==> flow/design.v <==
`timescale 1ns / 1ps
module Attenuator #(parameter C_S_AXI_ADDR_WIDTH = 6, parameter C_S_AXI_DATA_WIDTH = 32)
       (  
        input       S_AXI_ACLK,
        input       S_AXI_ARESETN,
        input       [C_S_AXI_ADDR_WIDTH-1:0] S_AXI_AWADDR,
        input       S_AXI_AWVALID,
        output      S_AXI_AWREADY,
        input       [C_S_AXI_DATA_WIDTH-1:0] S_AXI_WDATA,
        input       [3:0] S_AXI_WSTRB,
        input       S_AXI_WVALID,
        output      S_AXI_WREADY,
        output      [1:0] S_AXI_BRESP,
        output      S_AXI_BVALID,
        input       S_AXI_BREADY,
        input       [C_S_AXI_ADDR_WIDTH-1:0] S_AXI_ARADDR,
        input       S_AXI_ARVALID,
        output      S_AXI_ARREADY,
        output      [C_S_AXI_DATA_WIDTH-1:0] S_AXI_RDATA,
        output      [1:0] S_AXI_RRESP,
        output      S_AXI_RVALID,
        input       S_AXI_RREADY,
        output reg  [15:0] attenOutput0,
        output reg  [15:0] attenOutput1,
        output reg  [15:0] attenOutput2,
        output reg  [15:0] attenOutput3,
        output reg  [15:0] attenOutput4,
        output reg  [15:0] attenOutput5,
        output reg  [15:0] attenOutput6,
        output reg  [15:0] attenOutput7,
        output reg  [15:0] attenOutput8,
        output reg  [15:0] attenOutput9,
        output reg  [15:0] attenOutput10,
        output reg  [15:0] attenOutput11,
        output reg  [15:0] attenOutput12
    );
     wire wr,rd;
     wire [C_S_AXI_ADDR_WIDTH-1:0] wrAddr,rdAddr;
     wire [C_S_AXI_DATA_WIDTH-1:0] wrData;
     reg [C_S_AXI_DATA_WIDTH-1:0] rdData;
     reg [15:0] attenD[0:12], attenQ[0:12];
    Axi4LiteSupporter #(.C_S_AXI_ADDR_WIDTH(C_S_AXI_ADDR_WIDTH),.C_S_AXI_DATA_WIDTH(C_S_AXI_DATA_WIDTH)) Axi4LiteSupporter1 (
        .wrAddr(wrAddr),                     
        .wrData(wrData),                     
        .wr(wr),                             
        .rdAddr(rdAddr),                     
        .rdData(rdData),                     
        .rd(rd),                             
        .S_AXI_ACLK(S_AXI_ACLK),             
        .S_AXI_ARESETN(S_AXI_ARESETN),       
        .S_AXI_AWADDR(S_AXI_AWADDR),         
        .S_AXI_AWVALID(S_AXI_AWVALID),       
        .S_AXI_AWREADY(S_AXI_AWREADY),       
        .S_AXI_WDATA(S_AXI_WDATA),           
        .S_AXI_WSTRB(S_AXI_WSTRB),           
        .S_AXI_WVALID(S_AXI_WVALID),         
        .S_AXI_WREADY(S_AXI_WREADY),         
        .S_AXI_BRESP(S_AXI_BRESP),           
        .S_AXI_BVALID(S_AXI_BVALID),         
        .S_AXI_BREADY(S_AXI_BREADY),         
        .S_AXI_ARADDR(S_AXI_ARADDR),         
        .S_AXI_ARVALID(S_AXI_ARVALID),       
        .S_AXI_ARREADY(S_AXI_ARREADY),       
        .S_AXI_RDATA(S_AXI_RDATA),           
        .S_AXI_RRESP(S_AXI_RRESP),           
        .S_AXI_RVALID(S_AXI_RVALID),         
        .S_AXI_RREADY(S_AXI_RREADY)          
        ) ;
    integer i;
    always @ * begin
        attenOutput0 = attenQ[0];
        attenOutput1 = attenQ[1];
        attenOutput2 = attenQ[2];
        attenOutput3 = attenQ[3];
        attenOutput4 = attenQ[4];
        attenOutput5 = attenQ[5];
        attenOutput6 = attenQ[6];
        attenOutput7 = attenQ[7];
        attenOutput8 = attenQ[8];
        attenOutput9 = attenQ[9];
        attenOutput10 = attenQ[10];
        attenOutput11 = attenQ[11];
        attenOutput12 = attenQ[12];
    end
    always@(posedge S_AXI_ACLK) begin
      if (!S_AXI_ARESETN) begin
          for (i = 0; i < 13; i = i+1) begin
              attenQ[i] <= 16'h4000;
          end
      end
      else begin   
          for (i = 0; i < 13; i = i+1) begin
              attenQ[i] <= attenD[i];
          end
      end
    end
    always @ * begin
        rdData = 0;
        for (i = 0; i < 13; i = i+1) begin
            attenD[i] = attenQ[i];
        end
        if(rd) begin
            rdData = attenQ[rdAddr[3:0]];
        end
        else if(wr) begin
             attenD[wrAddr[3:0]] = wrData;
        end 
    end
endmodule
`timescale 1ns / 1ps
module Axi4LiteSupporter # 
    (parameter C_S_AXI_ADDR_WIDTH = 6, C_S_AXI_DATA_WIDTH = 32)
    (
        output reg  [C_S_AXI_ADDR_WIDTH-1:0] wrAddr,
        output reg  [C_S_AXI_DATA_WIDTH-1:0] wrData,
        output reg  wr,
        output reg  [C_S_AXI_ADDR_WIDTH-1:0] rdAddr,
        input       [C_S_AXI_DATA_WIDTH-1:0] rdData,
        output reg  rd,
        input       S_AXI_ACLK,
        input       S_AXI_ARESETN,
        input       [C_S_AXI_ADDR_WIDTH-1:0] S_AXI_AWADDR,
        input       S_AXI_AWVALID,
        output reg  S_AXI_AWREADY,
        input       [C_S_AXI_DATA_WIDTH-1:0] S_AXI_WDATA,
        input       [3:0] S_AXI_WSTRB,
        input       S_AXI_WVALID,
        output reg  S_AXI_WREADY,
        output reg  [1:0] S_AXI_BRESP,
        output reg  S_AXI_BVALID,
        input       S_AXI_BREADY,
        input       [C_S_AXI_ADDR_WIDTH-1:0] S_AXI_ARADDR,
        input       S_AXI_ARVALID,
        output reg  S_AXI_ARREADY,
        output reg  [C_S_AXI_DATA_WIDTH-1:0] S_AXI_RDATA,
        output reg  [1:0] S_AXI_RRESP,
        output reg  S_AXI_RVALID,
        input       S_AXI_RREADY
    );
parameter IDLE=0, RD1=1;
reg [3:0] nextState, currentState;
reg [C_S_AXI_DATA_WIDTH-1:0] rdDataD, rdDataQ;
always@ * begin
    nextState = currentState;
    rdDataD = rdDataQ;
    wrData = 0;
    wrAddr = 0;
    rdAddr = 0;
    rd = 0;
    wr = 0;
    S_AXI_AWREADY = 0;
    S_AXI_WREADY = 0;
    S_AXI_BVALID = 0;
    S_AXI_BRESP = 0;
    S_AXI_ARREADY = 0;
    S_AXI_RRESP = 0;
    S_AXI_RVALID = 0;
    S_AXI_RDATA = 0;
    case(currentState)
        IDLE : begin
            if(S_AXI_ARVALID) begin
                S_AXI_ARREADY = 1;
                rdAddr = S_AXI_ARADDR;
                rdDataD = rdData;
                rd = 1;
                nextState = RD1;
            end
            if(S_AXI_AWVALID & S_AXI_WVALID & S_AXI_BREADY) begin
                wr = 1;
                wrAddr = S_AXI_AWADDR;
                wrData = S_AXI_WDATA;
                S_AXI_AWREADY = 1;
                S_AXI_WREADY = 1;
                S_AXI_BVALID = 1;
            end
        end
        RD1 : begin
            S_AXI_RDATA = rdDataQ;
            S_AXI_RVALID  = 1;
            if (S_AXI_RREADY) begin
                nextState = IDLE;
            end
        end
        endcase
end
always @ (posedge S_AXI_ACLK) begin
    if (!S_AXI_ARESETN) begin
        currentState <= IDLE;
        rdDataQ <= 0;
    end else begin
        currentState <= nextState;
        rdDataQ <= rdDataD;
    end
end
endmodule
# [Tool chain data of Attenuator]
# Tool output for the design above, in the order of the flow.
# Lines are those of the file above, counted from 1.
# Operators carry their Yosys type and port widths (W data, S select, Z words).
# Cell names lack the library's common part.
# A cell with -- has no value.
[inputs] top_module="Attenuator" clock_port="S_AXI_ACLK" library="sky130hd" corner="tt_025C_1v80"

# [Word-level counts]
# Counts by Yosys on the flattened word-level netlist (proc, flatten, opt, wreduce). Print and check cells are left out. Cells with the same type and inputs are merged into one.
[op_classes] cmp=0 shifts=0 n_mul=0 n_addsub=0 div=0 reduce_logical=19 n_mux=17 n_eq=27 bitwise=3
[ops] cell="$pmux W16 S13" n=1
[ops] cell="$mux W16" n=3
[ops] cell="$reduce_and A3 Y1" n=14
[ops] cell="$eq A4 B4 Y1 const B" n=10
[ops] cell="$eq A4 B3 Y1 const B" n=8
[ops] cell="$mux W32" n=1
[ops] cell="$mux W4" n=6
[ops] cell="$eq A4 B2 Y1 const B" n=4
[ops] cell="$eq A4 B1 Y1 const B" n=3
[ops] cell="$logic_not A4 Y1" n=3
[ops] cell="$pmux W4 S2" n=1
[ops] cell="$mux W1" n=5
[ops] cell="$ne A2 B2 Y1 const B" n=2
[ops] cell="$and A1 B1 Y1" n=2
[ops] cell="$reduce_and A2 Y1" n=1
[ops] cell="$reduce_bool A2 Y1" n=1
[ops] cell="$not A1 Y1" n=1
[word_totals] ram_bits=0 clocked_rd_ports_x_width=0 latchBits=0 romBits=0 inputBits=55 output_inout_bits=249 register_bits=244 word_cells=81 memories=0

# [Depth]
# Yosys ltp: most cells in a row. Word level: on the elaborated netlist, between registers, memories and ports. Mapped: between sequential cells and ports; inverters and the memories' decode and read muxes count.
[logic_depth] word_depth=6 abc_area=0 ltp_mapped=9 depth_no_buf=6

# [Mapped cells and area]
# The flow's flattened synthesis, as Yosys stat reports it; memories are mapped. The netlist is that of the ABC_AREA named above (0 if unset); the other value can give another one.
[types] cell="dfxtp_1" n=226 type_area_um2=4.52E+03
[types] cell="nand2_1" n=178 type_area_um2=668.141
[types] cell="and2_1" n=106 type_area_um2=663.136
[types] cell="o21ai_0" n=111 type_area_um2=555.533
[types] cell="nor2b_1" n=82 type_area_um2=512.992
[types] cell="mux2i_1" n=49 type_area_um2=490.47
[types] cell="mux4_2" n=20 type_area_um2=450.432
[types] cell="a21oi_1" n=62 type_area_um2=310.298
[types] cell="clkbuf_1" n=70 type_area_um2=262.752
[types] cell="nor2_1" n=69 type_area_um2=258.998
[types] cell="a21boi_0" n=32 type_area_um2=240.23
[types] cell="buf_4" n=27 type_area_um2=202.694
[types] cell="a22oi_1" n=20 type_area_um2=150.144
[types] cell="mux2_2" n=11 type_area_um2=123.869
[types] cell="nand3_1" n=24 type_area_um2=120.115
[types] cell="o211ai_1" n=14 type_area_um2=105.101
[types] cell="buf_2" n=19 type_area_um2=95.091
[types] cell="inv_1" n=17 type_area_um2=63.811
# Other cell types: 31; their cells: 85.
[synth_totals] yosys_area_um2=10438.8 cells=1222 seq_area_um2=4524.3 ffs=226 n_buf=117
# The figures by module come from a second, unflattened synthesis with its own total; it is not the netlist above.
[hier_totals] hier_cells=1518 area_unflattened_um2=12096.6
# Rows give one instance, submodules left out.
[modules] mod="Attenuator" mod_area_um2=10227.3 instances=1 mod_seq_area_um2=4164.0 n_cells=1270
[modules] mod="Axi4LiteSupporter" mod_area_um2=1869.3 instances=1 mod_seq_area_um2=680.7 n_cells=248

# [Path before layout]
# Source: OpenSTA report_checks on the synthesized netlist (no wires, ideal clock, input and output delay 20% of the period each), path of least setup slack; recovery checks are left aside. Register names are those of the netlist, which keeps one name where synthesis merged equal registers.
[synth_path] path_kind="input-to-reg" startpoint="input port S_AXI_ARADDR[0]" endpoint="register Axi4LiteSupporter1.rdDataQ[13]" setup_ns=0.123 delay_ns=1.485 driving_pins=8 t_required_ns=1.627 path_buffers=3 t_first_pin_ns=0.350 period_ns=1.75 t_arrival_ns=1.712 path_slack_ns=-0.084 input_delay_ns=0.350 period_less_setup_slack_ns=1.834
# "delay_ns" is the arrival time less input delay plus setup time.
# "driving_pins": output pins that drive a net of the path, with the launching flip-flop's if there is one; two outputs of one cell count as two.
# "period_less_setup_slack_ns" is the clock period less the worst setup slack; recovery checks do not enter. This is arithmetic on one report: input and output delays are still those of the set period (20% each).
# The rows between start and end are the longest chain of elaborated cells between them; the timing report does not say that the signal goes this way. Where chains are equally long, one stands for them.
# Each line given opens the expression or statement behind the cell; cells for indexed reads and writes are added by Yosys, which also makes memories of some case tables.
[synth_between] path_cell_list="buf_2 -> buf_2 -> buf_2 -> mux4_2 -> nand2_1 -> o311ai_0 -> a211oi_1 -> o21ai_0" elab_chain_cells=5 cone_cells=17 lines_between=4 cone_classes="eq/ne (12); mux (4); reduce/logical (1)"
[synth_lines] item="start: declaration" line=16 text="input       [C_S_AXI_ADDR_WIDTH-1:0] S_AXI_ARADDR,"
[synth_lines] item="$mux W4" line=161 text="if(S_AXI_ARVALID) begin"
[synth_lines] item="$mux W4" line=159 text="case(currentState)"
[synth_lines] item="$eq A4 B4 Y1" line=103 text="rdData = attenQ[rdAddr[3:0]];"
[synth_lines] item="$pmux W16 S13" line=103
[synth_lines] item="$mux W16" line=102 text="if(rd) begin"
[synth_lines] item="end: assignment" line=189 text="rdDataQ <= 0;"
[synth_lines] item="end: assignment" line=192 text="rdDataQ <= rdDataD;"
[synth_lines] item="end: declaration" line=142 text="reg [C_S_AXI_DATA_WIDTH-1:0] rdDataD, rdDataQ;"

# [Path in the finished layout]
# From the final timing report of entry A: the path of least setup slack in the routed layout; clock arrival at registers is part of the times.
[layout_path] path_kind="reg-to-output" startpoint="register attenQ[2][10]" endpoint="output port attenOutput2[10]" period_ns=3.21 t_arrival_ns=1.62 t_first_pin_ns=0.57 path_slack_ns=0.95 path_buffers=1 driving_pins=2 out_delay_ns=0.64 t_required_ns=2.57
[layout_between] path_cell_list="dfxtp_1 -> clkdlybuf4s50_1" elab_chain_cells=0 cone_cells=0 lines_between=0
[layout_lines] item="start: declaration" line=41 text="reg [15:0] attenD[0:12], attenQ[0:12];"
[layout_lines] item="start: assignment" line=88 text="attenQ[i] <= 16'h4000;"
[layout_lines] item="start: assignment" line=93 text="attenQ[i] <= attenD[i];"
[layout_lines] item="end: declaration" line=25 text="output reg  [15:0] attenOutput2,"

Design Attenuator on sky130hd. What follows are 2 stored runs of the flow, each under its own settings; their order means nothing. The constraints put input and output delay at 20% of the set period each and load the outputs with 0.01 pF.
By "power" is meant OpenSTA's value without simulated activity: inputs other than the clock are taken to toggle once in ten clock periods, and the tool carries that through the logic.
[entry A] settings: period_ns=3.21, CORE_UTILIZATION=15, SETUP_SLACK_MARGIN=0.89, PLACE_DENSITY_LB_ADDON=0.16, CORE_ASPECT_RATIO=1.78, CELL_PAD_IN_SITES_GLOBAL_PLACEMENT=2, TNS_END_PERCENT=95, GPL_TIMING_DRIVEN=1, GPL_ROUTABILITY_DRIVEN=1, CTS_CLUSTER_SIZE=90, MAX_ROUTING_LAYER=met4, CAP_MARGIN=20, CORE_MARGIN=2, SLEW_MARGIN=20
[entry A] result: chip area after synthesis (Yosys) 10438.8 um^2, die area 71806.8 um^2, standard-cell area of the final layout 15467.3 um^2, worst setup slack after layout 0.945 ns, worst hold slack 0.452 ns, power 6658 µW
[entry B] settings: period_ns=1.4, CAP_MARGIN=20, CORE_MARGIN=2, CORE_UTILIZATION=40, SLEW_MARGIN=20
[entry B] result: chip area after synthesis (Yosys) 10438.8 um^2, die area 27405.1 um^2, standard-cell area of the final layout 19160.9 um^2, worst setup slack after layout -0.384 ns, worst hold slack 0.173 ns, power 14817 µW
