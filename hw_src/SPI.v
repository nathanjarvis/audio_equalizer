==> flow/design.v <==
`timescale 1ns / 1ps
module Axi4LiteSupporter # 
    (parameter C_S_AXI_ADDR_WIDTH = 6, C_S_AXI_DATA_WIDTH = 32)
    (
        output reg  [C_S_AXI_ADDR_WIDTH-1:0] wrAddr,
        output reg  [C_S_AXI_DATA_WIDTH-1:0] wrData,
        output reg  wr,
        output reg  [C_S_AXI_ADDR_WIDTH-1:0] rdAddr,
        input       [C_S_AXI_DATA_WIDTH-1:0] rdData,
        output reg  rd,
        input       S_AXI_ACLK,
        input       S_AXI_ARESETN,
        input       [C_S_AXI_ADDR_WIDTH-1:0] S_AXI_AWADDR,
        input       S_AXI_AWVALID,
        output reg  S_AXI_AWREADY,
        input       [C_S_AXI_DATA_WIDTH-1:0] S_AXI_WDATA,
        input       [3:0] S_AXI_WSTRB,
        input       S_AXI_WVALID,
        output reg  S_AXI_WREADY,
        output reg  [1:0] S_AXI_BRESP,
        output reg  S_AXI_BVALID,
        input       S_AXI_BREADY,
        input       [C_S_AXI_ADDR_WIDTH-1:0] S_AXI_ARADDR,
        input       S_AXI_ARVALID,
        output reg  S_AXI_ARREADY,
        output reg  [C_S_AXI_DATA_WIDTH-1:0] S_AXI_RDATA,
        output reg  [1:0] S_AXI_RRESP,
        output reg  S_AXI_RVALID,
        input       S_AXI_RREADY
    );
parameter IDLE=0, RD1=1;
reg [3:0] nextState, currentState;
reg [C_S_AXI_DATA_WIDTH-1:0] rdDataD, rdDataQ;
always@ * begin
    nextState = currentState;
    rdDataD = rdDataQ;
    wrData = 0;
    wrAddr = 0;
    rdAddr = 0;
    rd = 0;
    wr = 0;
    S_AXI_AWREADY = 0;
    S_AXI_WREADY = 0;
    S_AXI_BVALID = 0;
    S_AXI_BRESP = 0;
    S_AXI_ARREADY = 0;
    S_AXI_RRESP = 0;
    S_AXI_RVALID = 0;
    S_AXI_RDATA = 0;
    case(currentState)
        IDLE : begin
            if(S_AXI_ARVALID) begin
                S_AXI_ARREADY = 1;
                rdAddr = S_AXI_ARADDR;
                rdDataD = rdData;
                rd = 1;
                nextState = RD1;
            end
            if(S_AXI_AWVALID & S_AXI_WVALID & S_AXI_BREADY) begin
                wr = 1;
                wrAddr = S_AXI_AWADDR;
                wrData = S_AXI_WDATA;
                S_AXI_AWREADY = 1;
                S_AXI_WREADY = 1;
                S_AXI_BVALID = 1;
            end
        end
        RD1 : begin
            S_AXI_RDATA = rdDataQ;
            S_AXI_RVALID  = 1;
            if (S_AXI_RREADY) begin
                nextState = IDLE;
            end
        end
        endcase
end
always @ (posedge S_AXI_ACLK) begin
    if (!S_AXI_ARESETN) begin
        currentState <= IDLE;
        rdDataQ <= 0;
    end else begin
        currentState <= nextState;
        rdDataQ <= rdDataD;
    end
end
endmodule
`timescale 1ns / 1ps
module SPI #(parameter C_S_AXI_ADDR_WIDTH = 6, parameter C_S_AXI_DATA_WIDTH = 32)
       (  
        input       S_AXI_ACLK,
        input       S_AXI_ARESETN,
        input       [C_S_AXI_ADDR_WIDTH-1:0] S_AXI_AWADDR,
        input       S_AXI_AWVALID,
        output      S_AXI_AWREADY,
        input       [C_S_AXI_DATA_WIDTH-1:0] S_AXI_WDATA,
        input       [3:0] S_AXI_WSTRB,
        input       S_AXI_WVALID,
        output      S_AXI_WREADY,
        output      [1:0] S_AXI_BRESP,
        output      S_AXI_BVALID,
        input       S_AXI_BREADY,
        input       [C_S_AXI_ADDR_WIDTH-1:0] S_AXI_ARADDR,
        input       S_AXI_ARVALID,
        output      S_AXI_ARREADY,
        output      [C_S_AXI_DATA_WIDTH-1:0] S_AXI_RDATA,
        output      [1:0] S_AXI_RRESP,
        output      S_AXI_RVALID,
        input       S_AXI_RREADY,
        output      reg SCK,
        output      reg SDI,
        output      reg CS_,
        input       SDO
    );
     wire wr,rd;
     wire [C_S_AXI_ADDR_WIDTH-1:0] wrAddr,rdAddr;
     wire [C_S_AXI_DATA_WIDTH-1:0] wrData;
     reg [C_S_AXI_DATA_WIDTH-1:0] rdData;
     reg [0:0]  valid_d, valid_q = 0;
     reg [0:0]  validRaw_d, validRaw_q = 0;
     reg [23:0] rdData_d, rdData_q;
     reg [23:0] rdRaw_d, rdRaw_q;
     reg [31:0] wrData_d, wrData_q;
     reg [31:0] wrRaw_d, wrRaw_q;
     reg [2:0]  state, nxt_state = IDLE_state;
     reg [0:0]  enable_d, enable_q = 0;
     reg [4:0]  num_bits_d, num_bits_q = 0;
     reg [4:0]  index_d, index_q =0;
     reg [14:0] clk_cnt_d, clk_cnt_q = 0;
     reg [14:0] cnt_limit_d, cnt_limit_q = 3000;
     reg [0:0] SCK_d, SCK_q; 
     reg [0:0] SDI_d, SDI_q, CS_q, CS_d;
     reg [7:0] SCK_cnt_d, SCK_cnt_q;
     parameter IDLE_state = 0, START_state = 1, SDI_state = 2, SDO_state = 3, INIT_state = 4, DELAY_state = 5;
     parameter INIT_ADDR = 0, VALUE_ADDR = 2, ENABLE_ADDR = 1;
    Axi4LiteSupporter #(.C_S_AXI_ADDR_WIDTH(C_S_AXI_ADDR_WIDTH),.C_S_AXI_DATA_WIDTH(C_S_AXI_DATA_WIDTH)) Axi4LiteSupporter1 (
        .wrAddr(wrAddr),                     
        .wrData(wrData),                     
        .wr(wr),                             
        .rdAddr(rdAddr),                     
        .rdData(rdData),                     
        .rd(rd),                             
        .S_AXI_ACLK(S_AXI_ACLK),             
        .S_AXI_ARESETN(S_AXI_ARESETN),       
        .S_AXI_AWADDR(S_AXI_AWADDR),         
        .S_AXI_AWVALID(S_AXI_AWVALID),       
        .S_AXI_AWREADY(S_AXI_AWREADY),       
        .S_AXI_WDATA(S_AXI_WDATA),           
        .S_AXI_WSTRB(S_AXI_WSTRB),           
        .S_AXI_WVALID(S_AXI_WVALID),         
        .S_AXI_WREADY(S_AXI_WREADY),         
        .S_AXI_BRESP(S_AXI_BRESP),           
        .S_AXI_BVALID(S_AXI_BVALID),         
        .S_AXI_BREADY(S_AXI_BREADY),         
        .S_AXI_ARADDR(S_AXI_ARADDR),         
        .S_AXI_ARVALID(S_AXI_ARVALID),       
        .S_AXI_ARREADY(S_AXI_ARREADY),       
        .S_AXI_RDATA(S_AXI_RDATA),           
        .S_AXI_RRESP(S_AXI_RRESP),           
        .S_AXI_RVALID(S_AXI_RVALID),         
        .S_AXI_RREADY(S_AXI_RREADY)          
        ) ;
    always@(posedge S_AXI_ACLK) begin
      if (!S_AXI_ARESETN) begin
           state <= IDLE_state;
           index_q <= 0;
           num_bits_q <= 16;
           rdData_q <= 0;
           wrData_q <= 0;
           wrRaw_q <= 0;
           rdRaw_q <= 0;
           valid_q <= 0;
           validRaw_q = 0;
           enable_q <= 0;
           clk_cnt_q <= 0;
           cnt_limit_q <= 300;
           SCK_q <= 0;
           SDI_q <= 0;
           SCK_cnt_q <= 0;
      end
      else begin   
            state <= nxt_state;
            index_q <= index_d;
            num_bits_q <= num_bits_d;
            wrRaw_q <= wrRaw_d;
            wrData_q <= wrData_d;
            rdRaw_q <= rdRaw_d;
            rdData_q <= rdData_d;
            valid_q <= valid_d;
            validRaw_q <= validRaw_d;
            enable_q <= enable_d;
            clk_cnt_q <= clk_cnt_d;
            cnt_limit_q <= cnt_limit_d;
            SCK_cnt_q <= SCK_cnt_d;
            SDI_q <= SDI_d;
            SCK_q <= SCK_d;
            valid_q <= valid_d;
      end
    end
    always @ * begin
        nxt_state = state;
        valid_d = valid_q;
        validRaw_d = validRaw_q;
        index_d = index_q;
        rdData_d = rdData_q;
        rdRaw_d = rdRaw_q;
        enable_d = enable_q;
        num_bits_d = num_bits_q;
        wrRaw_d  = wrRaw_q; 
        wrData_d = wrData_q;
        clk_cnt_d = clk_cnt_q + 1;
        CS_ = 1;
        SDI = SDI_q;
        SDI_d = SDI_q;
        SCK = SCK_q;
        SCK_d = SCK_q;
        SCK_cnt_d = SCK_cnt_q;
        cnt_limit_d = cnt_limit_q;
        rdData = 0;
        if(state == IDLE_state || state == START_state) begin
            wrData_d = wrRaw_q;
            rdRaw_d = rdData_q;
            validRaw_d = valid_q;
        end
       if(wr) begin
            case(wrAddr) 
               INIT_ADDR: begin
                    num_bits_d = wrData[4:0];
                    cnt_limit_d = wrData[19:5];      
               end
               ENABLE_ADDR: begin
                    enable_d = wrData[0];
               end
               VALUE_ADDR: begin
                    wrRaw_d = wrData[23:0];
               end
               default: begin
                    wrRaw_d = wrData[23:0];
               end 
             endcase
       end
       if(rd) begin 
            rdData = {validRaw_q[0:0], 7'd0 , rdRaw_q[23:0] };
            if(validRaw_q) begin
                valid_d = 0;
            end
       end
         case(state) 
            IDLE_state: begin
                SDI_d = 0;
                if(clk_cnt_q >= cnt_limit_q && enable_q) begin
                    nxt_state = START_state;
                end
            end
            START_state: begin
                clk_cnt_d = 0;
                SCK_cnt_d = 0;
                SCK_d = 0;
                index_d = num_bits_q - 1;
                nxt_state = SDI_state;
            end
            SDI_state: begin
                CS_ = 0;
                if(SCK_cnt_q == 0) begin
                    SDI_d = wrData_q[index_q];   
                    index_d = index_q - 1;
                end
                if((SCK_cnt_q == 2 || SCK_cnt_q == 4) && (clk_cnt_q != num_bits_q*6 +2)) begin
                    SCK_d = 1;
                end
                SCK_cnt_d = SCK_cnt_q + 1;
                nxt_state = SDO_state;
            end
            SDO_state: begin
                CS_ = 0;
                if(SCK_cnt_q == 3)begin
                    if(index_q == 5'h1f) begin
                          rdData_d[0] = SDO;
                    end
                    else begin
                        rdData_d[index_q + 1] = SDO;
                    end
                    SCK_d = 1;
                end
                SCK_cnt_d = SCK_cnt_q + 1;
                if(SCK_cnt_q == 5) begin
                    SCK_cnt_d = 0;
                    SCK_d = 0;
                end
                if(clk_cnt_q  >= num_bits_q * 6 + 3) begin
                    nxt_state = IDLE_state;
                    CS_d =  1;
                    valid_d = 1;
                    SCK_d = 0;
                end
                else begin
                    nxt_state = SDI_state;
                end
            end
            default: begin
                nxt_state = IDLE_state;
            end
         endcase
       end
endmodule
# == Step by step through the tools: SPI ==
# What the tools print for SPI, step after step.
# Line numbers count from 1 in the design file above.
# Operators: Yosys type, input widths -> output width; for muxes data width and select width s.
# Library cell names are shortened.
# The mark -- stands for no value.
# design
top_module,SPI
clock,S_AXI_ACLK
cell_library,sky130hd
lib_corner,tt_025C_1v80

# == Word level ==
# Source: Yosys, flattened and elaborated, memories not mapped. Widths are those after wreduce. Registers that Yosys merges into a memory's read port (data or address) are not register bits. Print and check cells do not count. Equal cells are merged and count once.
# classes
mux,34
n_logic,8
n_mul,1
n_reduce_logical,25
add_sub_neg,8
n_cmp,2
n_shift,3
equal,17
# op_table
op,n
$mux 32,2
$mux 24,2
$shift 1x33->24,1
$shift 1x33->24 const A,1
$neg 6->33,1
$ne 15x32->1,1
$add 32x2->32 const B,1
$shiftx 32x5->1,1
$and 24x24->24,1
$or 24x24->24,1
$not 24->24,1
$pmux 8 s3,1
$eq 8x2->1 const B,2
$eq 8x3->1 const B,2
$mux 1,16
$add 15x1->15 const B,1
$ge 15x15->1,1
$ge 15x9->1,1
$reduce_and 2->1,7
$mul 5x2->7 const B,1
$pmux 3 s4,1
$mux 6,2
$sub 5x1->5 const B,2
$pmux 5 s2,1
$reduce_and 3->1,3
$add 8x2->9 const B,1
$ne 2x2->1 const B,4
$add 8x1->8 const B,1
# Other operator kinds: 27; their cells: 38.
# bits
out_inout_bits,44
ff_bits,188
input_bits,56

# == Logic depth ==
# Yosys ltp: most cells in a row. Word level: on the elaborated netlist, between registers, memories and ports. Mapped: between sequential cells and ports; inverters and the memories' decode and read muxes count.
# logic_depth
depth_word,8
ABC_AREA,0
ltp_mapped,13
mapped_depth_nobuf,13

# == Synthesis result ==
# Yosys stat after the flow's synthesis: flattened, memories mapped to cells. It holds for the ABC_AREA given above (unset counts as 0); a run with the other value may have another netlist.
# The area totals of this step are shown rounded.
# types
cell,n,type_area_um2
dfxtp_1,180,3.6E+03
nand2_1,254,953.414
a21boi_0,83,623.098
ha_1,35,437.92
a21boi_1,42,315.302
mux2i_1,25,250.24
nor2_1,61,228.97
and2_1,29,181.424
clkbuf_1,42,157.651
nor2b_1,23,143.888
mux4_2,6,135.13
xor2_1,15,131.376
o21ai_1,24,120.115
buf_4,15,112.608
a21oi_1,21,105.101
inv_1,27,101.347
xnor2_1,9,78.826
nand4_1,11,68.816
# Other cell types: 49; their cells: 126.
# synth_totals
ff_cells,180
stdcells,1028
yosys_area_mm2,0.0087
seq_area_mm2,0.0036
buffers,71
# By module: a second synthesis without flattening, with its own total; a netlist apart from the flattened one above.
# hier_totals
hier_cells,1137
hier_area_mm2,0.0092
# Each row is one instance without its submodules.
# by_module
module,mod_area_mm2,n_inst,cells
SPI,0.0073,1,889
Axi4LiteSupporter,0.0019,1,248

# == Worst setup path after synthesis ==
# Source: OpenSTA report_checks on the synthesized netlist (no wires, ideal clock, input and output delay 20% of the period each), path of least setup slack; recovery checks are left aside. Register names are those of the netlist, which keeps one name where synthesis merged equal registers.
# synth_path
path_type,register to register
startpoint,register num_bits_q[0]
endpoint,register state
path_stages,14
setup_time_ns,0.141
delay_ns,3.061
arrival_time_ns,2.920
path_slack_ns,0.228
t_required_ns,3.149
tclk_ns,3.29
period_less_setup_slack_ns,3.062
# "delay_ns" = arrival - input delay + setup time.
# "path_stages" counts driving pins, that of a launching flip-flop among them; a cell with two outputs on the path counts twice.
# "period_less_setup_slack_ns" = period - worst setup slack (recovery checks aside). The figure is calculated, with input and output delays left at 20% of the set period.
# Where an end lacks its bit number, it is one bit of the signal, or one of the new flip-flops if synthesis recoded a state register.
# synth_between
cell_sequence,dfxtp_1 -> ha_1 -> fa_1 -> xnor2_1 -> nor3b_1 -> mux2_2 -> a21o_1 -> a22oi_1 -> ha_1 -> nand4_1 -> nor2_1 -> a211o_1 -> o21ai_1 -> o211ai_1
# synth_lines
element,line,source
start: declaration,126,"reg [4:0]  num_bits_d, num_bits_q = 0;"
start: assignment,166,num_bits_q <= 16;
start: assignment,183,num_bits_q <= num_bits_d;
end: assignment,164,state <= IDLE_state;
end: assignment,181,state <= nxt_state;
end: declaration,124,"reg [2:0]  state, nxt_state = IDLE_state;"
# Chain of elaborated cells between the ends: none given.

# == Path in the finished layout ==
# Path of least setup slack in the final report of record 1 (OpenROAD, finished layout, wires in). Where an end is a register, its clock arrival counts in the times.
# layout_path
path_type,register to register
startpoint,register num_bits_q[1]
endpoint,register state
t_required_ns,2.11
setup_time_ns,0.14
arrival_time_ns,3.34
path_slack_ns,-1.23
path_stages,13
tclk_ns,1.82
# Where an end lacks its bit number, it is one bit of the signal, or one of the new flip-flops if synthesis recoded a state register.
# layout_between
cell_sequence,dfxtp_4 -> buf_6 -> fa_2 -> buf_6 -> nand2_4 -> nor2_4 -> xor2_1 -> ha_1 -> a211oi_2 -> nor2_1 -> o311a_1 -> o21ai_2 -> o211ai_1
# layout_lines
element,line,source
start: declaration,126,"reg [4:0]  num_bits_d, num_bits_q = 0;"
start: assignment,166,num_bits_q <= 16;
start: assignment,183,num_bits_q <= num_bits_d;
end: assignment,164,state <= IDLE_state;
end: assignment,181,state <= nxt_state;
end: declaration,124,"reg [2:0]  state, nxt_state = IDLE_state;"
# Chain of elaborated cells between the ends: none given.

Stored flow runs of SPI (2 of them; Yosys, OpenROAD, sky130hd). They differ in their settings and are not a sequence. Constraints: input delay and output delay 20% of the set period each, output load 0.01 pF.
"achieved_clock_period_ns" is the run's clock period less its worst setup slack. It is reckoned from that one timing run; input and output delays stay at 20% of the period that was set.
"worst_path_ns": the worst setup path's part of the clock period (all of it between registers, 20% less for each end at a port) less its slack. A launch clock that arrives late makes it longer, a capture clock that arrives late makes it shorter.
"power.total_mw": no workload was simulated; the value follows from the tool's default switching activity.
The results are shown rounded.

Record 1, flow files:
==> flow/run.sh <==
#!/bin/bash
# the make line also repeats the synthesis and layout settings of config.mk as NAME=value (left out here)
make -C /OpenROAD-flow-scripts/flow DESIGN_CONFIG=/design/flow/config.mk WORK_HOME=/design/flow/orfs CLKGATE_MAP_FILE= finish
==> flow/config.mk <==
export PLATFORM = sky130hd
export DESIGN_NAME = SPI
export DESIGN_NICKNAME = SPI
export VERILOG_FILES = /design/flow/design.v
export SDC_FILE = /design/flow/constraint.sdc
export NUM_CORES = 4
export LEC_CHECK = 0
export ABC_AREA = 0
export CAP_MARGIN = 25
export CORE_MARGIN = 2
export CORE_UTILIZATION = 57
export CTS_CLUSTER_DIAMETER = 303
export GPL_ROUTABILITY_DRIVEN = 1
export PLACE_DENSITY_LB_ADDON = 0.26
export SETUP_SLACK_MARGIN = -0.05
export SLEW_MARGIN = 20
==> flow/constraint.sdc <==
create_clock -name core_clock -period 1.82 [get_ports {S_AXI_ACLK}]
set_input_delay 0.3640 -clock core_clock [delete_from_list [all_inputs] [get_ports {S_AXI_ACLK}]]
set_output_delay 0.3640 -clock core_clock [all_outputs]
set_load 0.01 [all_outputs]

==> results of record 1, as CSV <==
result,value
achieved_clock_period_ns,3.048
power.total_mw,8.3
worst_path_ns,3.05
critical_path_kind,"register to register"
final_hold_ws_ns,0.32
fin_util_pct,71
finalCellArea_mm2,0.011
die_area_mm2,0.016
synth_chip_area_mm2,0.0087
setup_worst_slack_ns,-1.2
setup_tns_ns,-4.8

Record 2, flow files:
==> flow/run.sh <==
#!/bin/bash
# the make line also repeats the synthesis and layout settings of config.mk as NAME=value (left out here)
make -C /OpenROAD-flow-scripts/flow DESIGN_CONFIG=/design/flow/config.mk WORK_HOME=/design/flow/orfs CLKGATE_MAP_FILE= finish
==> flow/config.mk <==
export PLATFORM = sky130hd
export DESIGN_NAME = SPI
export DESIGN_NICKNAME = SPI
export VERILOG_FILES = /design/flow/design.v
export SDC_FILE = /design/flow/constraint.sdc
export NUM_CORES = 4
export LEC_CHECK = 0
export CAP_MARGIN = 20
export CELL_PAD_IN_SITES_DETAIL_PLACEMENT = 2
export CORE_MARGIN = 7
export CORE_UTILIZATION = 33
export CTS_CLUSTER_DIAMETER = 41
export GPL_TIMING_DRIVEN = 1
export MIN_ROUTING_LAYER = met2
export PLACE_DENSITY_LB_ADDON = 0.14
export SLEW_MARGIN = 20
==> flow/constraint.sdc <==
create_clock -name core_clock -period 2.8 [get_ports {S_AXI_ACLK}]
set_input_delay 0.5600 -clock core_clock [delete_from_list [all_inputs] [get_ports {S_AXI_ACLK}]]
set_output_delay 0.5600 -clock core_clock [all_outputs]
set_load 0.01 [all_outputs]

==> results of record 2, as CSV <==
result,value
achieved_clock_period_ns,3.129
power.total_mw,5.3
worst_path_ns,3.13
critical_path_kind,"register to register"
final_hold_ws_ns,0.46
fin_util_pct,40
finalCellArea_mm2,0.01
die_area_mm2,0.031
synth_chip_area_mm2,0.0087
setup_worst_slack_ns,-0.33
setup_tns_ns,-1.2
