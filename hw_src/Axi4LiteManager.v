==> flow/design.v <==
`timescale 1ns / 1ps
module Axi4LiteManager #(parameter C_M_AXI_ADDR_WIDTH = 6, C_M_AXI_DATA_WIDTH = 32)
(
    input           [C_M_AXI_ADDR_WIDTH-1:0] wrAddr,
    input           [C_M_AXI_DATA_WIDTH-1:0] wrData,
    input           wr,
    output reg      wrDone,
    input           [C_M_AXI_ADDR_WIDTH-1:0] rdAddr,
    output reg      [C_M_AXI_DATA_WIDTH-1:0] rdData,
    input           rd,
    output reg      rdDone,
    input           M_AXI_ACLK,
    input           M_AXI_ARESETN,
    output reg      [C_M_AXI_ADDR_WIDTH-1:0] M_AXI_AWADDR,
    output reg      M_AXI_AWVALID,
    input           M_AXI_AWREADY,
    output reg      [C_M_AXI_DATA_WIDTH-1:0] M_AXI_WDATA,
    output reg      [3:0] M_AXI_WSTRB,
    output reg      M_AXI_WVALID,
    input           M_AXI_WREADY,
    input           [1:0] M_AXI_BRESP,
    input           M_AXI_BVALID,
    output reg      M_AXI_BREADY,
    output reg      [C_M_AXI_ADDR_WIDTH-1:0] M_AXI_ARADDR,
    output reg      M_AXI_ARVALID,
    input           M_AXI_ARREADY,
    input           [C_M_AXI_DATA_WIDTH-1:0] M_AXI_RDATA,
    input           [1:0] M_AXI_RRESP,
    input           M_AXI_RVALID,
    output reg      M_AXI_RREADY
    );
parameter IDLE=0, RD1=1, WR1=2;
reg [3:0] nextState, currentState;
reg [C_M_AXI_ADDR_WIDTH-1:0] rdAddrD, rdAddrQ;
reg [C_M_AXI_ADDR_WIDTH-1:0] wrAddrD, wrAddrQ;
reg [C_M_AXI_DATA_WIDTH-1:0] wrDataD, wrDataQ;
always @ * begin
    nextState = currentState;
    rdAddrD = rdAddrQ;
    rdData = 0;
    rdDone = 0;
    M_AXI_ARADDR = 0;
    M_AXI_ARVALID = 0;
    M_AXI_RREADY = 0;
    wrAddrD = wrAddrQ;
    wrDataD = wrDataQ;
    wrDone = 0;
    M_AXI_AWADDR = 0;
    M_AXI_AWVALID = 0;
    M_AXI_WDATA = 0;
    M_AXI_WSTRB = 15;
    M_AXI_WVALID = 0;
    M_AXI_BREADY = 0;
    case (currentState)
        IDLE: begin
            if (rd) begin
                rdAddrD = rdAddr;
                nextState = RD1;
            end
            if (wr) begin
                wrAddrD = wrAddr;
                wrDataD = wrData;
                nextState = WR1;
            end
        end
        RD1: begin
            M_AXI_ARADDR = rdAddrQ;
            M_AXI_ARVALID = 1;
            if (M_AXI_RVALID) begin
               nextState = IDLE;
               M_AXI_RREADY = 1;
               rdData = M_AXI_RDATA;
               rdDone = 1;
            end
        end
        WR1: begin
            M_AXI_AWADDR = wrAddrQ;
            M_AXI_WDATA = wrDataQ;
            M_AXI_BREADY = 1;
            M_AXI_WVALID = 1;
            M_AXI_AWVALID = 1;
            if (M_AXI_AWREADY & M_AXI_WREADY & M_AXI_BVALID) begin
                nextState = IDLE;
                wrDone = 1;
            end
        end
        default: begin
            nextState = IDLE;
        end
    endcase
end
always @ (posedge M_AXI_ACLK) begin
    if (!M_AXI_ARESETN) begin
        currentState <= IDLE;
        rdAddrQ <= 0;
        wrAddrQ <= 0;
        wrDataQ <= 0;
    end else begin
        currentState <= nextState;
        rdAddrQ <= rdAddrD;
        wrAddrQ <= wrAddrD;
        wrDataQ <= wrDataD;
    end
end
endmodule
==> Step by step through the tools: Axi4LiteManager <==
What the tools print for Axi4LiteManager, step after step.
Line numbers count from 1 in the design file above.
{ "setup": {"top_module": "Axi4LiteManager", "clock_port": "M_AXI_ACLK", "lib": "sky130hd", "lib_corner": "tt_025C_1v80"} }

==> Word level <==
Yosys after proc, flatten, opt, wreduce and memory -nomap, before mapping. Memory bits, and registers merged into a memory's read port (data or address), are not among the register bits. Print and check cells are not counted. Equal cells are merged and count once.
{ "classes": {"bitwise": 2, "equal": 5, "n_mux": 16, "n_reduce_logical": 4} }
{ "ops": {"columns": ["cell", "count"], "rows": [
  ["2-to-1 mux 32 bit", 3],
  ["2-to-1 mux 4 bit", 4],
  ["parallel mux 4 bit (select 3 bit)", 1],
  ["2-to-1 mux 6 bit", 2],
  ["2-to-1 mux 1 bit", 6],
  ["inequality test 2 bit (second input constant)", 2],
  ["AND reduction 2 bit", 2],
  ["== test 4 x 1 -> 1 bit (second input constant)", 1],
  ["== test 4 x 2 -> 1 bit (second input constant)", 1],
  ["zero test 4 bit", 1],
  ["inequality test 3 bit (second input constant)", 1],
  ["AND reduction 3 bit", 1],
  ["AND 1 bit", 2]
]} }
{ "bits": {"out_inout_bits": 87, "register_bits": 48, "wordCells": 31, "input_bits": 89} }

==> Longest topological paths <==
Yosys ltp: most cells in a row. Word level: on the elaborated netlist, between registers, memories and ports. Mapped: between sequential cells and ports; inverters and the memories' decode and read muxes count.
{ "logic_depth": {"word_depth": 4, "ABC_AREA": 0, "depth_mapped": 4, "ltp_nobuf": 2} }

==> Synthesis result <==
Source: synth_stat.txt of the flow (Yosys; design flattened, memories mapped). It holds for the ABC_AREA given above (unset counts as 0); a run with the other value may have another netlist.
{ "by_type": {"columns": ["type", "count", "area_total_um2"], "rows": [
  ["sky130_fd_sc_hd__dfxtp_1", 47, 940.902],
  ["sky130_fd_sc_hd__and3_1", 77, 481.712],
  ["sky130_fd_sc_hd__o21a_1", 44, 330.317],
  ["sky130_fd_sc_hd__a21boi_0", 41, 307.795],
  ["sky130_fd_sc_hd__and2_1", 45, 281.52],
  ["sky130_fd_sc_hd__clkbuf_1", 30, 112.608],
  ["sky130_fd_sc_hd__buf_4", 7, 52.55],
  ["sky130_fd_sc_hd__a21boi_1", 4, 30.029],
  ["sky130_fd_sc_hd__buf_2", 3, 15.014],
  ["sky130_fd_sc_hd__buf_6", 1, 11.261],
  ["sky130_fd_sc_hd__or4b_1", 1, 10.01],
  ["sky130_fd_sc_hd__and4_1", 1, 8.758],
  ["sky130_fd_sc_hd__nand3b_1", 1, 7.507],
  ["sky130_fd_sc_hd__nor3b_1", 1, 7.507],
  ["sky130_fd_sc_hd__nand2b_1", 1, 6.256],
  ["sky130_fd_sc_hd__nand3_1", 1, 5.005],
  ["sky130_fd_sc_hd__o21ai_0", 1, 5.005],
  ["sky130_fd_sc_hd__buf_1", 1, 3.754]
]} }
Not listed: further types 2, cells in them 2.
{ "mapped": {"buffers": 42, "flip_flops": 47, "seq_area_um2": 940.9, "cells": 309, "yosys_area_um2": 2625.0} }

==> Worst setup path after synthesis <==
Source: OpenSTA report_checks on the synthesized netlist (no wires, ideal clock, input and output delay 20% of the period each), path of least setup slack; recovery checks are left aside. Register names are those of the netlist, which keeps one name where synthesis merged equal registers.
{ "synth_path": {"path_kind": "register to output", "startpoint": "register currentState", "endpoint": "output port M_AXI_AWADDR[0]", "output_delay_ps": 334, "path_delay_ps": 1063, "path_stages": 4, "t_required_ps": 1336, "slack_ps": 273, "period_ps": 1670, "t_first_pin_ps": 0, "n_path_buf": 2, "t_arrival_ps": 1063, "period_less_setup_slack_ps": 1397} }
"path_delay_ps" is the arrival time less input delay plus setup time.
At an output port there is no setup time.
"path_stages": output pins that drive a net of the path, with the launching flip-flop's if there is one; two outputs of one cell count as two.
"period_less_setup_slack_ps" = period - worst setup slack (recovery checks aside). The figure is calculated, with input and output delays left at 20% of the set period.
An end named without its bit number is one bit of that signal or, where synthesis recoded a state register, one of its new flip-flops.
{ "synth_via": {"cell_sequence": "sky130_fd_sc_hd__dfxtp_1 > sky130_fd_sc_hd__clkbuf_1 > sky130_fd_sc_hd__clkbuf_1 > sky130_fd_sc_hd__and2_1"} }
{ "synth_lines": {"columns": ["element", "line_no", "rtl"], "rows": [
  ["start, declared", 33, "reg [3:0] nextState, currentState;"],
  ["start, assigned", 94, "currentState <= IDLE;"],
  ["start, assigned", 99, "currentState <= nextState;"],
  ["end, declared", 14, "output reg      [C_M_AXI_ADDR_WIDTH-1:0] M_AXI_AWADDR,"]
]} }
Chain of elaborated cells between the ends: none given.

==> Worst path after layout <==
Path of least setup slack in the final report of run 1 (OpenROAD, finished layout, wires in). Where an end is a register, its clock arrival counts in the times.
The path's times are printed in steps of 10 ps; the period is the one set.
{ "layout_path": {"path_kind": "register to output", "startpoint": "register currentState", "endpoint": "output port rdData[19]", "t_first_pin_ps": 310, "n_path_buf": 2, "path_stages": 4, "t_required_ps": 1350, "period_ps": 1690, "slack_ps": 10, "output_delay_ps": 340, "t_arrival_ps": 1340} }
An end named without its bit number is one bit of that signal or, where synthesis recoded a state register, one of its new flip-flops.
{ "layout_via": {"cell_sequence": "sky130_fd_sc_hd__dfxtp_4 > sky130_fd_sc_hd__buf_16 > sky130_fd_sc_hd__and3_1 > sky130_fd_sc_hd__dlygate4sd2_1"} }
{ "layout_lines": {"columns": ["element", "line_no", "rtl"], "rows": [
  ["start, declared", 33, "reg [3:0] nextState, currentState;"],
  ["start, assigned", 94, "currentState <= IDLE;"],
  ["start, assigned", 99, "currentState <= nextState;"],
  ["end, declared", 9, "output reg      [C_M_AXI_DATA_WIDTH-1:0] rdData,"]
]} }
Chain of elaborated cells between the ends: none given.

Appendix: measured runs

Design Axi4LiteManager on sky130hd. What follows are 2 stored runs of the flow, each under its own settings; their order means nothing. The constraints put input and output delay at 20% of the set period each and load the outputs with 0.01 pF.
"achieved period": clock period set for the run, less the worst setup slack. It is reckoned from that one timing run; input and output delays stay at 20% of the period that was set.
"time on the worst setup path" means the part of the period allowed to the worst setup path (the constraints hold back 20% at inputs and 20% at outputs) less its slack; where the path has registers, the arrival times of their clocks count too.
"overall power" is the tool's figure for a default switching activity; nothing was simulated.
"time on the worst setup path" is given in steps of 10 ps.

==> run 1: settings <==
{ "period_ns": 1.69, "CORE_UTILIZATION": 52, "PLACE_DENSITY": 0.56, "CORE_ASPECT_RATIO": 0.7, "CORE_MARGIN": 4, "GPL_TIMING_DRIVEN": 1, "GPL_ROUTABILITY_DRIVEN": 1, "MAX_ROUTING_LAYER": "met4", "CAP_MARGIN": 20, "SLEW_MARGIN": 20 }
==> run 1: results <==
achieved period: 1,678 ps
worst setup slack after layout: 12 ps
overall die area: 6,267.0 µm²
post-route utilization: 91.6 %
worst hold slack in the final report: 345 ps
time on the worst setup path: 1,340 ps
kind of the worst setup path: register to output
overall power: 2.659 mW
standard-cell area of the final layout: 4,426.8 µm²
chip area after synthesis (Yosys): 2,625.0 µm²
post-route setup TNS: 0 ps

==> run 2: settings <==
{ "period_ns": 1.53, "CORE_UTILIZATION": 59, "PLACE_DENSITY_LB_ADDON": 0.19, "CORE_MARGIN": 9, "CELL_PAD_IN_SITES_GLOBAL_PLACEMENT": 2, "TNS_END_PERCENT": 35, "GPL_TIMING_DRIVEN": 0, "GPL_ROUTABILITY_DRIVEN": 0, "CTS_CLUSTER_DIAMETER": 356, "SLEW_MARGIN": 20, "CAP_MARGIN": 20 }
==> run 2: results <==
not finished: placement ended with error FLW-0024
